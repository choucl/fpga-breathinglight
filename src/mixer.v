==> flow/design.v <==
module mixer(
    input        clk_i,
    input        rst_i,       
    input  [2:0] color_i,
    output reg   clk_div_o,   
    output [2:0] rgb_4_o 
);
    reg [7:0] div_cnt;
    always @(posedge clk_i or posedge rst_i) begin
        if (rst_i == 1'b1)
            div_cnt <= 8'd0;
        else
            div_cnt <= div_cnt + 8'd1;
    end
    always @(posedge clk_i or posedge rst_i) begin
        if (rst_i == 1'b1)
            clk_div_o <= 1'b0;
        else
            if (div_cnt == 8'd127 || div_cnt == 8'd255)
                clk_div_o <= ~clk_div_o;
            else
                clk_div_o <= clk_div_o;
    end
    reg [7:0] pwm_b;
    reg [7:0] pwm_g;
    reg [7:0] pwm_r;
    always @(posedge clk_i) begin
        case (color_i)
            3'd0: begin
                pwm_b <= 8'd255;
                pwm_g <= 8'd31;
                pwm_r <= 8'd127;
            end
            3'd1: begin
                pwm_b <= 8'd255;
                pwm_g <= 8'd255;
                pwm_r <= 8'd0;
            end
            3'd2: begin
                pwm_b <= 8'd0;
                pwm_g <= 8'd255;
                pwm_r <= 8'd255;
            end
            3'd3: begin
                pwm_b <= 8'd255;
                pwm_g <= 8'd0;
                pwm_r <= 8'd255;
            end
            3'd4: begin
                pwm_b <= 8'd0;
                pwm_g <= 8'd0;
                pwm_r <= 8'd255;
            end
            3'd5: begin
                pwm_b <= 8'd0;
                pwm_g <= 8'd97;
                pwm_r <= 8'd255;
            end
            3'd6: begin
                pwm_b <= 8'd0;
                pwm_g <= 8'd255;
                pwm_r <= 8'd0;
            end
            3'd7: begin
                pwm_b <= 8'd255;
                pwm_g <= 8'd0;
                pwm_r <= 8'd0;
            end
        endcase
    end
    assign rgb_4_o[2] = (div_cnt < pwm_b) ? 1'b1 : 1'b0;
    assign rgb_4_o[1] = (div_cnt < pwm_g) ? 1'b1 : 1'b0;
    assign rgb_4_o[0] = (div_cnt < pwm_r) ? 1'b1 : 1'b0;
endmodule
Reports on mixer --
What the tools print for mixer, step after step. Lines are those of the file above, counted from 1. Not given: n/a
Design: top mixer, clock input clk_i, library sky130hd, library corner tt_025C_1v80

Elaborated design --
Yosys after proc, flatten, opt, wreduce and memory -nomap, before mapping. Enables and synchronous resets that opt folds into registers are not counted as muxes. Memory bits, and registers merged into a memory's read port (data or address), are not among the register bits. Print and check cells are not counted. Equal cells are merged and count once. Yosys's memory passes give these memory sizes; they may raise the number of words (mostly to a power of two), join words into wider ones and drop unused or constant bits.
Word-level totals: memory bits (writable) 0, output and inout port bits 4, bits in latches 0, bits of input ports 5, register bits 9, memory cells 1, word width x clocked read ports 24, memory bits (read-only) 192
Memories:
- (no name shown) | depth 8, bits a word 24, read ports 1, wr ports 0, line 28 | case (color_i)
Operators by class: bitwise gates (word level) 1, eq/ne operators 2, reductions and logical operators 1, $lt $le $gt $ge 3, multipliers 0, muxes and demuxes 3, add/sub/neg operators 1, divide/modulo/power cells 0, shift-type cells 0
Operator list (number):
- 8-bit < comparator | 3
- 8-bit by 1-bit adder with 8-bit output (second input constant) | 1
- 8-bit by 7-bit == test with 1-bit output (second input constant) | 1
- 8-bit == test (second input constant) | 1
- 1-bit two-way mux | 3
- 1-bit logical OR | 1
- 1-bit inverter | 1

Longest topological paths --
Yosys ltp: most cells in a row. Word level: on the elaborated netlist, between registers, memories and ports. Mapped: between sequential cells and ports; inverters and the memories' decode and read muxes count.
Logic depth: depth after elaboration 2, ABC_AREA 0, depth in mapped cells 5, gate-level depth less buffers 5

After synthesis --
The flow's flattened synthesis, as Yosys stat reports it; memories are mapped. The netlist is that of the ABC_AREA named above (0 if unset); the other value can give another one.
Mapped netlist: flip-flops 16, standard cells after synthesis 102, cell area after synthesis 1049.8 µm², buffer cells 1, sequential part of the area 365.4 µm²
Cells by type:
- sky130_fd_sc_hd__ha_1 | number 25, area in all 312.8 µm²
- sky130_fd_sc_hd__dfrtp_1 | number 9, area in all 225.216 µm²
- sky130_fd_sc_hd__dfxtp_1 | number 7, area in all 140.134 µm²
- sky130_fd_sc_hd__inv_1 | number 11, area in all 41.29 µm²
- sky130_fd_sc_hd__xnor2_1 | number 4, area in all 35.034 µm²
- sky130_fd_sc_hd__xor2_1 | number 4, area in all 35.034 µm²
- sky130_fd_sc_hd__a21o_1 | number 4, area in all 30.029 µm²
- sky130_fd_sc_hd__mux2i_1 | number 3, area in all 30.029 µm²
- sky130_fd_sc_hd__a211oi_2 | number 2, area in all 25.024 µm²
- sky130_fd_sc_hd__o21ai_0 | number 5, area in all 25.024 µm²
- sky130_fd_sc_hd__nand3_1 | number 4, area in all 20.019 µm²
- sky130_fd_sc_hd__nor2_1 | number 5, area in all 18.768 µm²
- sky130_fd_sc_hd__a41oi_1 | number 2, area in all 17.517 µm²
- sky130_fd_sc_hd__a211oi_1 | number 2, area in all 15.014 µm²
- sky130_fd_sc_hd__nand2_1 | number 4, area in all 15.014 µm²
- sky130_fd_sc_hd__o211ai_1 | number 2, area in all 15.014 µm²
- sky130_fd_sc_hd__nand2b_1 | number 2, area in all 12.512 µm²
- sky130_fd_sc_hd__a21oi_1 | number 2, area in all 10.01 µm²
Not listed: further types 4, cells in them 5.

Worst setup path after synthesis --
Source: OpenSTA report_checks on the synthesized netlist (no wires, ideal clock, input and output delay 20% of the period each), path of least setup slack; recovery checks are left aside. Register names are those of the netlist, which keeps one name where synthesis merged equal registers.
Path after synthesis: kind register -> output, from register div_cnt[6], to output rgb_4_o[1], arrival 1.319 ns, output delay 0.452 ns, data required time 1.808 ns, setup slack 0.489 ns, path buffers 0, path delay 1.319 ns, period 2.26 ns, stages 5, period reached after synthesis 1.771 ns
"path delay" = arrival - input delay + setup time. A path that ends at an output port has no setup time. "stages": output pins that drive a net of the path, with the launching flip-flop's if there is one; two outputs of one cell count as two. "period reached after synthesis" is the clock period less the worst setup slack; recovery checks do not enter. This is arithmetic on one report: input and output delays are still those of the set period (20% each). Between the ends stands the longest chain of elaborated cells between them, by number of cells; it is not shown to be the way that was timed. Of several equally long chains one is given. A line is the first line of the expression or statement that the cell stems from. Yosys adds cells for indexed reads and writes and turns some case tables into memories.
On the way, after synthesis: cell sequence sky130_fd_sc_hd__dfrtp_1 sky130_fd_sc_hd__ha_1 sky130_fd_sc_hd__a21o_1 sky130_fd_sc_hd__a21o_1 sky130_fd_sc_hd__a41oi_1, cells in the longest elaborated chain 2, elaborated cells on any way between the ends 2, classes of those cells compare (1); mux (1)
RTL lines, path after synthesis:
- start: declaration | line 8 | reg [7:0] div_cnt;
- start: assignment | line 11 | div_cnt <= 8'd0;
- start: assignment | line 13 | div_cnt <= div_cnt + 8'd1;
- 8-bit < comparator | line 72 | assign rgb_4_o[1] = (div_cnt < pwm_g) ? 1'b1 : 1'b0;
- 1-bit two-way mux | line 72
- end: declaration | line 6 | output [2:0] rgb_4_o

Path in the finished layout --
From the final timing report of flow run 1: the path of least setup slack in the routed layout; clock arrival at registers is part of the times.
Path post-layout: kind register -> output, from register div_cnt[6], to output rgb_4_o[2], stages 7, setup slack -0.05 ns, period 1.94 ns, arrival 1.60 ns, path buffers 2, data required time 1.55 ns, output delay 0.39 ns
Between the ends stands the longest chain of elaborated cells between them, by number of cells; it is not shown to be the way that was timed. Of several equally long chains one is given.
On the way, post-layout: cell sequence sky130_fd_sc_hd__dfrtp_1 sky130_fd_sc_hd__buf_6 sky130_fd_sc_hd__ha_4 sky130_fd_sc_hd__a21o_1 sky130_fd_sc_hd__a21o_1 sky130_fd_sc_hd__a41oi_2 sky130_fd_sc_hd__buf_2, cells in the longest elaborated chain 2, elaborated cells on any way between the ends 2, classes of those cells compare (1); mux (1)
RTL lines, path post-layout:
- start: declaration | line 8 | reg [7:0] div_cnt;
- start: assignment | line 11 | div_cnt <= 8'd0;
- start: assignment | line 13 | div_cnt <= div_cnt + 8'd1;
- 8-bit < comparator | line 71 | assign rgb_4_o[2] = (div_cnt < pwm_b) ? 1'b1 : 1'b0;
- 1-bit two-way mux | line 71
- end: declaration | line 6 | output [2:0] rgb_4_o

Subject: mixer on sky130hd, stored results

Hello all,

2 stored runs of mixer in the flow (synthesis by Yosys, layout by OpenROAD, sky130hd cells), in arbitrary order. Constraints: input delay and output delay 20% of the set period each, output load 0.01 pF.
"achieved clock period" means the clock period less the worst setup slack. The figure is calculated, with input and output delays left at 20% of the set period.
"time used up by the worst setup path" is the time allowed to the run's worst setup path (the clock period less input and output delay, where it has them) less its slack. Clock arrival times count: a late capture clock shortens it, a late launch clock lengthens it.
"power consumption" is the tool's figure for a default switching activity; nothing was simulated.

[flow run 1] flow files
==> flow/run.sh <==
#!/bin/bash
# the make line also repeats the synthesis and layout settings of config.mk as NAME=value (left out here)
make -C /OpenROAD-flow-scripts/flow DESIGN_CONFIG=/design/flow/config.mk WORK_HOME=/design/flow/orfs CLKGATE_MAP_FILE= finish
==> flow/config.mk <==
export PLATFORM = sky130hd
export DESIGN_NAME = mixer
export DESIGN_NICKNAME = mixer
export VERILOG_FILES = /design/flow/design.v
export SDC_FILE = /design/flow/constraint.sdc
export NUM_CORES = 4
export LEC_CHECK = 0
export ABC_AREA = 0
export CAP_MARGIN = 40
export CELL_PAD_IN_SITES_GLOBAL_PLACEMENT = 0
export CORE_ASPECT_RATIO = 0.79
export CORE_MARGIN = 2
export CORE_UTILIZATION = 30
export CTS_CLUSTER_DIAMETER = 367
export GPL_ROUTABILITY_DRIVEN = 0
export GPL_TIMING_DRIVEN = 1
export MAX_ROUTING_LAYER = met4
export PLACE_DENSITY_LB_ADDON = 0.13
export SETUP_SLACK_MARGIN = 0.29
export SLEW_MARGIN = 5
==> flow/constraint.sdc <==
create_clock -name core_clock -period 1.94 [get_ports {clk_i}]
set_input_delay 0.3880 -clock core_clock [delete_from_list [all_inputs] [get_ports {clk_i}]]
set_output_delay 0.3880 -clock core_clock [all_outputs]
set_load 0.01 [all_outputs]

[flow run 1] result: utilization after layout 45.0%; time used up by the worst setup path 1.60 ns; type of the worst setup path register -> output; lowest setup slack -0.052 ns; total negative slack on setup checks -0.104 ns; die area 3991.7 µm²; achieved clock period 1.992 ns; standard-cell area after layout 1540.2 µm²; chip area in the Yosys report 1049.8 µm²; power consumption 754.7 µW

[flow run 2] flow files
==> flow/run.sh <==
#!/bin/bash
# the make line also repeats the synthesis and layout settings of config.mk as NAME=value (left out here)
make -C /OpenROAD-flow-scripts/flow DESIGN_CONFIG=/design/flow/config.mk WORK_HOME=/design/flow/orfs CLKGATE_MAP_FILE= finish
==> flow/config.mk <==
export PLATFORM = sky130hd
export DESIGN_NAME = mixer
export DESIGN_NICKNAME = mixer
export VERILOG_FILES = /design/flow/design.v
export SDC_FILE = /design/flow/constraint.sdc
export NUM_CORES = 4
export LEC_CHECK = 0
export CAP_MARGIN = 20
export CORE_MARGIN = 2
export CORE_UTILIZATION = 48
export SLEW_MARGIN = 20
==> flow/constraint.sdc <==
create_clock -name core_clock -period 2.06 [get_ports {clk_i}]
set_input_delay 0.4120 -clock core_clock [delete_from_list [all_inputs] [get_ports {clk_i}]]
set_output_delay 0.4120 -clock core_clock [all_outputs]
set_load 0.01 [all_outputs]

[flow run 2] result: utilization after layout 73.7%; time used up by the worst setup path 1.72 ns; type of the worst setup path register -> output; lowest setup slack -0.071 ns; total negative slack on setup checks -0.140 ns; die area 2577.1 µm²; achieved clock period 2.131 ns; standard-cell area after layout 1490.2 µm²; chip area in the Yosys report 1049.8 µm²; power consumption 675.3 µW

Thanks
