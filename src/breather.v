==> flow/design.v <==
module breather (
    input        clk_div_i,   
    input        rst_i,
    input  [2:0] rgb_i,
    output [2:0] rgb4_o,
    output reg   clk_div_o
);
    reg        mask;             
    reg [31:0] clk_cnt;          
    reg [4:0]  phase_cnt;        
    reg [3:0]  brightness;       
    reg [3:0]  brightness_cnt;   
    always @(posedge clk_div_i or posedge rst_i) begin
        if (rst_i == 1) begin
            clk_cnt        <= 32'd0;
            phase_cnt      <= 5'd0;
            brightness_cnt <= 4'd0;
            brightness     <= 4'd15;
            mask           <= 1;
            clk_div_o      <= 0;
        end else begin
            if (clk_cnt != 32'd30517) begin
                clk_cnt   <= clk_cnt + 32'd1; 
            end else begin   
                clk_cnt   <= 32'd0;
                phase_cnt <= phase_cnt + 5'd1;
                if (phase_cnt < 5'd15) begin
                    brightness <= brightness - 4'd1;   
                end else if (phase_cnt > 5'd15 && phase_cnt < 5'd31) begin
                    brightness <= brightness + 4'd1;   
                end else begin
                    brightness <= brightness;
                end
                if (phase_cnt == 5'd15 || phase_cnt == 5'd31) begin
                    clk_div_o <= ~clk_div_o;
                end
            end
            if (brightness_cnt == 4'hf) begin
                mask           <= 1;
                brightness_cnt <= 4'd0;
            end else begin
                brightness_cnt <= brightness_cnt + 4'd1;
                if (brightness_cnt >= brightness) mask <= 0;
            end
        end
    end
    assign rgb4_o = rgb_i & {3{mask}};   
endmodule
Reports on breather
Tool output for the design above, in the order of the flow.
Line numbers count from 1 in the design file above.
Cell names lack the library's common part.
{"block": "inputs", "top": "breather", "clock_port": "clk_div_i", "library": "sky130hd", "pvt_corner": "tt_025C_1v80"}

Word-level counts
Counts by Yosys on the flattened word-level netlist (proc, flatten, opt, wreduce; memories kept). Register bits leave out memories and registers merged into their read ports (data or address). Print and check cells are left out. Cells with the same type and inputs are merged into one.
{"block": "word_totals", "register_bits": 47, "in_bits": 5, "out_inout_bits": 4}
{"block": "classes", "add_sub_neg": 5, "compare": 4, "eq_ne": 4, "n_mux": 6, "bitwise": 3, "reduce_and_logical": 6}
{"block": "op_table", "operator": "32-bit by 1-bit adder with 32-bit output with constant B", "count": 1}
{"block": "op_table", "operator": "32-bit by 15-bit != test with 1-bit output with constant B", "count": 1}
{"block": "op_table", "operator": "32-bit 2-to-1 mux", "count": 1}
{"block": "op_table", "operator": "4-bit 2-to-1 mux", "count": 3}
{"block": "op_table", "operator": "4-bit by 1-bit adder with 4-bit output with constant B", "count": 2}
{"block": "op_table", "operator": "5-bit by 1-bit adder with 5-bit output with constant B", "count": 1}
{"block": "op_table", "operator": "5-bit by 4-bit > comparator with 1-bit output with constant B", "count": 1}
{"block": "op_table", "operator": "5-bit by 4-bit < comparator with 1-bit output with constant B", "count": 1}
{"block": "op_table", "operator": "5-bit by 4-bit equality test with 1-bit output with constant B", "count": 1}
{"block": "op_table", "operator": "5-bit < comparator with constant B", "count": 1}
{"block": "op_table", "operator": "5-bit equality test with constant B", "count": 1}
{"block": "op_table", "operator": "2-bit AND reduction", "count": 2}
{"block": "op_table", "operator": "2-bit nonzero test", "count": 2}
{"block": "op_table", "operator": "4-bit by 1-bit subtractor with 4-bit output with constant B", "count": 1}
{"block": "op_table", "operator": "4-bit >= comparator", "count": 1}
{"block": "op_table", "operator": "4-bit equality test with constant B", "count": 1}
{"block": "op_table", "operator": "3-bit AND", "count": 1}
{"block": "op_table", "operator": "1-bit NOT", "count": 2}
{"block": "op_table", "operator": "1-bit 2-to-1 mux", "count": 2}
{"block": "op_table", "operator": "1-bit logical AND", "count": 1}
{"block": "op_table", "operator": "1-bit logical OR", "count": 1}

Longest topological paths
Longest topological path by Yosys (ltp), each cell counted once; first at word level (registers and memories cut), then after technology mapping (sequential cells cut; the memories' decode and read muxes count).
{"block": "logic_depth", "ltp_word": 4, "ABC_AREA": 0, "ltp_mapped": 8}

After synthesis
Source: synth_stat.txt of the flow (Yosys; design flattened, memories mapped). It holds for the ABC_AREA given above (unset counts as 0); a run with the other value may have another netlist.
{"block": "by_type", "type": "dfrtp_1", "count": 42, "type_area_um2": 1.05E+03}
{"block": "by_type", "type": "xnor2_1", "count": 23, "type_area_um2": 201.443}
{"block": "by_type", "type": "ha_1", "count": 12, "type_area_um2": 150.144}
{"block": "by_type", "type": "xor2_1", "count": 16, "type_area_um2": 140.134}
{"block": "by_type", "type": "dfstp_2", "count": 5, "type_area_um2": 131.376}
{"block": "by_type", "type": "nand4_1", "count": 15, "type_area_um2": 93.84}
{"block": "by_type", "type": "nor2_1", "count": 25, "type_area_um2": 93.84}
{"block": "by_type", "type": "nand3_1", "count": 11, "type_area_um2": 55.053}
{"block": "by_type", "type": "inv_1", "count": 13, "type_area_um2": 48.797}
{"block": "by_type", "type": "nand2_1", "count": 11, "type_area_um2": 41.29}
{"block": "by_type", "type": "and3_1", "count": 5, "type_area_um2": 31.28}
{"block": "by_type", "type": "and2_1", "count": 4, "type_area_um2": 25.024}
{"block": "by_type", "type": "nor4_1", "count": 4, "type_area_um2": 25.024}
{"block": "by_type", "type": "nor4_4", "count": 1, "type_area_um2": 21.27}
{"block": "by_type", "type": "a21oi_1", "count": 4, "type_area_um2": 20.019}
{"block": "by_type", "type": "fa_1", "count": 1, "type_area_um2": 20.019}
{"block": "by_type", "type": "mux2i_1", "count": 2, "type_area_um2": 20.019}
{"block": "by_type", "type": "and4_1", "count": 2, "type_area_um2": 17.517}
Not listed: further types 18, cells in them 23.
{"block": "mapped", "stdcells": 219, "synth_area_um2": 2378.5, "seqArea_um2": 1182.4, "flip_flops": 47}

Timing after synthesis
OpenSTA on the mapped netlist: ideal clock, no wires. The path of least setup slack (recovery checks aside). Input and output delay are each 20% of the period. Register names are those of the netlist, which keeps one name where synthesis merged equal registers.
{"block": "synth_timing", "path_kind": "register to register", "start": "register phase_cnt[2]", "end": "register brightness[3]", "clock_period_ns": 2.25, "t_first_pin_ns": 0.000, "arrival_time_ns": 1.765, "t_required_ns": 2.175, "slack_ns": 0.410, "path_delay_ns": 1.840, "driving_pins": 9, "synth_period_reached_ns": 1.84}
"path_delay_ns" = arrival - input delay + setup time.
"driving_pins" counts driving pins, that of a launching flip-flop among them; a cell with two outputs on the path counts twice.
"synth_period_reached_ns" = period - worst setup slack (recovery checks aside). The figure is calculated, with input and output delays left at 20% of the set period.
Between the ends stands the longest chain of elaborated cells between them, by number of cells; it is not shown to be the way that was timed. Of several equally long chains one is given.
Each line given opens the expression or statement behind the cell; cells for indexed reads and writes are added by Yosys, which also makes memories of some case tables.
A register here has more assigning lines than the two given.
{"block": "synth_via", "cell_sequence": "dfrtp_1 -> nand4_1 -> and2_1 -> ha_1 -> a21o_1 -> a21oi_1 -> xnor2_1 -> o2111ai_2 -> xnor2_1", "elab_chain_len": 4, "cone_cells": 8, "lines_between": 2}
{"block": "synth_lines", "element": "start, declared", "line_no": 10, "text": "reg [4:0]  phase_cnt;"}
{"block": "synth_lines", "element": "start, assigned", "line_no": 16, "text": "phase_cnt      <= 5'd0;"}
{"block": "synth_lines", "element": "start, assigned", "line_no": 26, "text": "phase_cnt <= phase_cnt + 5'd1;"}
{"block": "synth_lines", "element": "5-bit by 4-bit > comparator with 1-bit output", "line_no": 29, "text": "end else if (phase_cnt > 5'd15 && phase_cnt < 5'd31) begin"}
{"block": "synth_lines", "element": "1-bit logical AND", "line_no": 29}
{"block": "synth_lines", "element": "4-bit 2-to-1 mux", "line_no": 29}
{"block": "synth_lines", "element": "4-bit 2-to-1 mux", "line_no": 27, "text": "if (phase_cnt < 5'd15) begin"}
{"block": "synth_lines", "element": "end, assigned", "line_no": 28, "text": "brightness <= brightness - 4'd1;"}
{"block": "synth_lines", "element": "end, assigned", "line_no": 30, "text": "brightness <= brightness + 4'd1;"}
{"block": "synth_lines", "element": "end, declared", "line_no": 11, "text": "reg [3:0]  brightness;"}

Timing after layout
From the final timing report of entry A: the path of least setup slack in the routed layout; clock arrival at registers is part of the times.
{"block": "layout_timing", "path_kind": "register to register", "start": "register clk_cnt[16]", "end": "register phase_cnt[1]", "clock_period_ns": 1.24, "t_first_pin_ns": 0.30, "arrival_time_ns": 2.11, "t_required_ns": 1.43, "slack_ns": -0.69, "driving_pins": 5}
Between the ends stands the longest chain of elaborated cells between them, by number of cells; it is not shown to be the way that was timed. Of several equally long chains one is given.
A register here has more assigning lines than the two given.
{"block": "layout_via", "cell_sequence": "dfrtp_1 -> or4b_4 -> nor4_4 -> buf_4 -> mux2_2", "elab_chain_len": 1, "cone_cells": 1, "lines_between": 1}
{"block": "layout_lines", "element": "start, declared", "line_no": 9, "text": "reg [31:0] clk_cnt;"}
{"block": "layout_lines", "element": "start, assigned", "line_no": 15, "text": "clk_cnt        <= 32'd0;"}
{"block": "layout_lines", "element": "start, assigned", "line_no": 23, "text": "clk_cnt   <= clk_cnt + 32'd1;"}
{"block": "layout_lines", "element": "32-bit by 15-bit != test with 1-bit output", "line_no": 22, "text": "if (clk_cnt != 32'd30517) begin"}
{"block": "layout_lines", "element": "end, assigned", "line_no": 16, "text": "phase_cnt      <= 5'd0;"}
{"block": "layout_lines", "element": "end, assigned", "line_no": 26, "text": "phase_cnt <= phase_cnt + 5'd1;"}
{"block": "layout_lines", "element": "end, declared", "line_no": 10, "text": "reg [4:0]  phase_cnt;"}

Lab notebook: breather

Flow measurements of breather on sky130hd: 2 stored runs with different settings, listed in no order. Input and output delays are each 20% of the period that was set; the output load is 0.01 pF.
"period_reached_ns" means the clock period less the worst setup slack. The figure is calculated, with input and output delays left at 20% of the set period.
"worstPathTime_ns": the worst setup path's part of the clock period (all of it between registers, 20% less for each end at a port) less its slack. A launch clock that arrives late makes it longer, a capture clock that arrives late makes it shorter.
"design_power_uw": no workload was simulated; the value follows from the tool's default switching activity.

{"run": "entry A", "settings": { "period_ns": 1.24, "CORE_UTILIZATION": 16, "SETUP_SLACK_MARGIN": -0.08, "PLACE_DENSITY_LB_ADDON": 0.02, "CORE_MARGIN": 2, "CTS_CLUSTER_DIAMETER": 90, "CAP_MARGIN": 20, "SLEW_MARGIN": 40 }, "results": { "total_die_area_um2": 15857.1, "timing.setup.ws_ns": -0.685, "total_negative_slack_ns": -20.173, "post_synth_area_um2": 2378.5, "worstPathTime_ns": 1.93, "worstPathKind": "register to register", "design_power_uw": 2964, "post_route_util_frac": 0.259, "period_reached_ns": 1.925, "final_stdcell_area_um2": 3762.4 }}
{"run": "entry B", "settings": { "period_ns": 1.8, "CORE_UTILIZATION": 66, "CORE_ASPECT_RATIO": 1.23, "CELL_PAD_IN_SITES_GLOBAL_PLACEMENT": 0, "CELL_PAD_IN_SITES_DETAIL_PLACEMENT": 0, "TNS_END_PERCENT": 95, "ABC_AREA": 1, "GPL_TIMING_DRIVEN": 1, "GPL_ROUTABILITY_DRIVEN": 1, "CTS_CLUSTER_SIZE": 94, "CAP_MARGIN": 35, "SLEW_MARGIN": 20, "MIN_ROUTING_LAYER": "met2", "MAX_ROUTING_LAYER": "met4", "CORE_MARGIN": 2 }, "results": { "total_die_area_um2": 5136.2, "timing.setup.ws_ns": 0.137, "total_negative_slack_ns": 0.000, "post_synth_area_um2": 3020.4, "worstPathTime_ns": 1.66, "worstPathKind": "register to register", "design_power_uw": 1808, "post_route_util_frac": 0.751, "period_reached_ns": 1.663, "final_stdcell_area_um2": 3321.9 }}
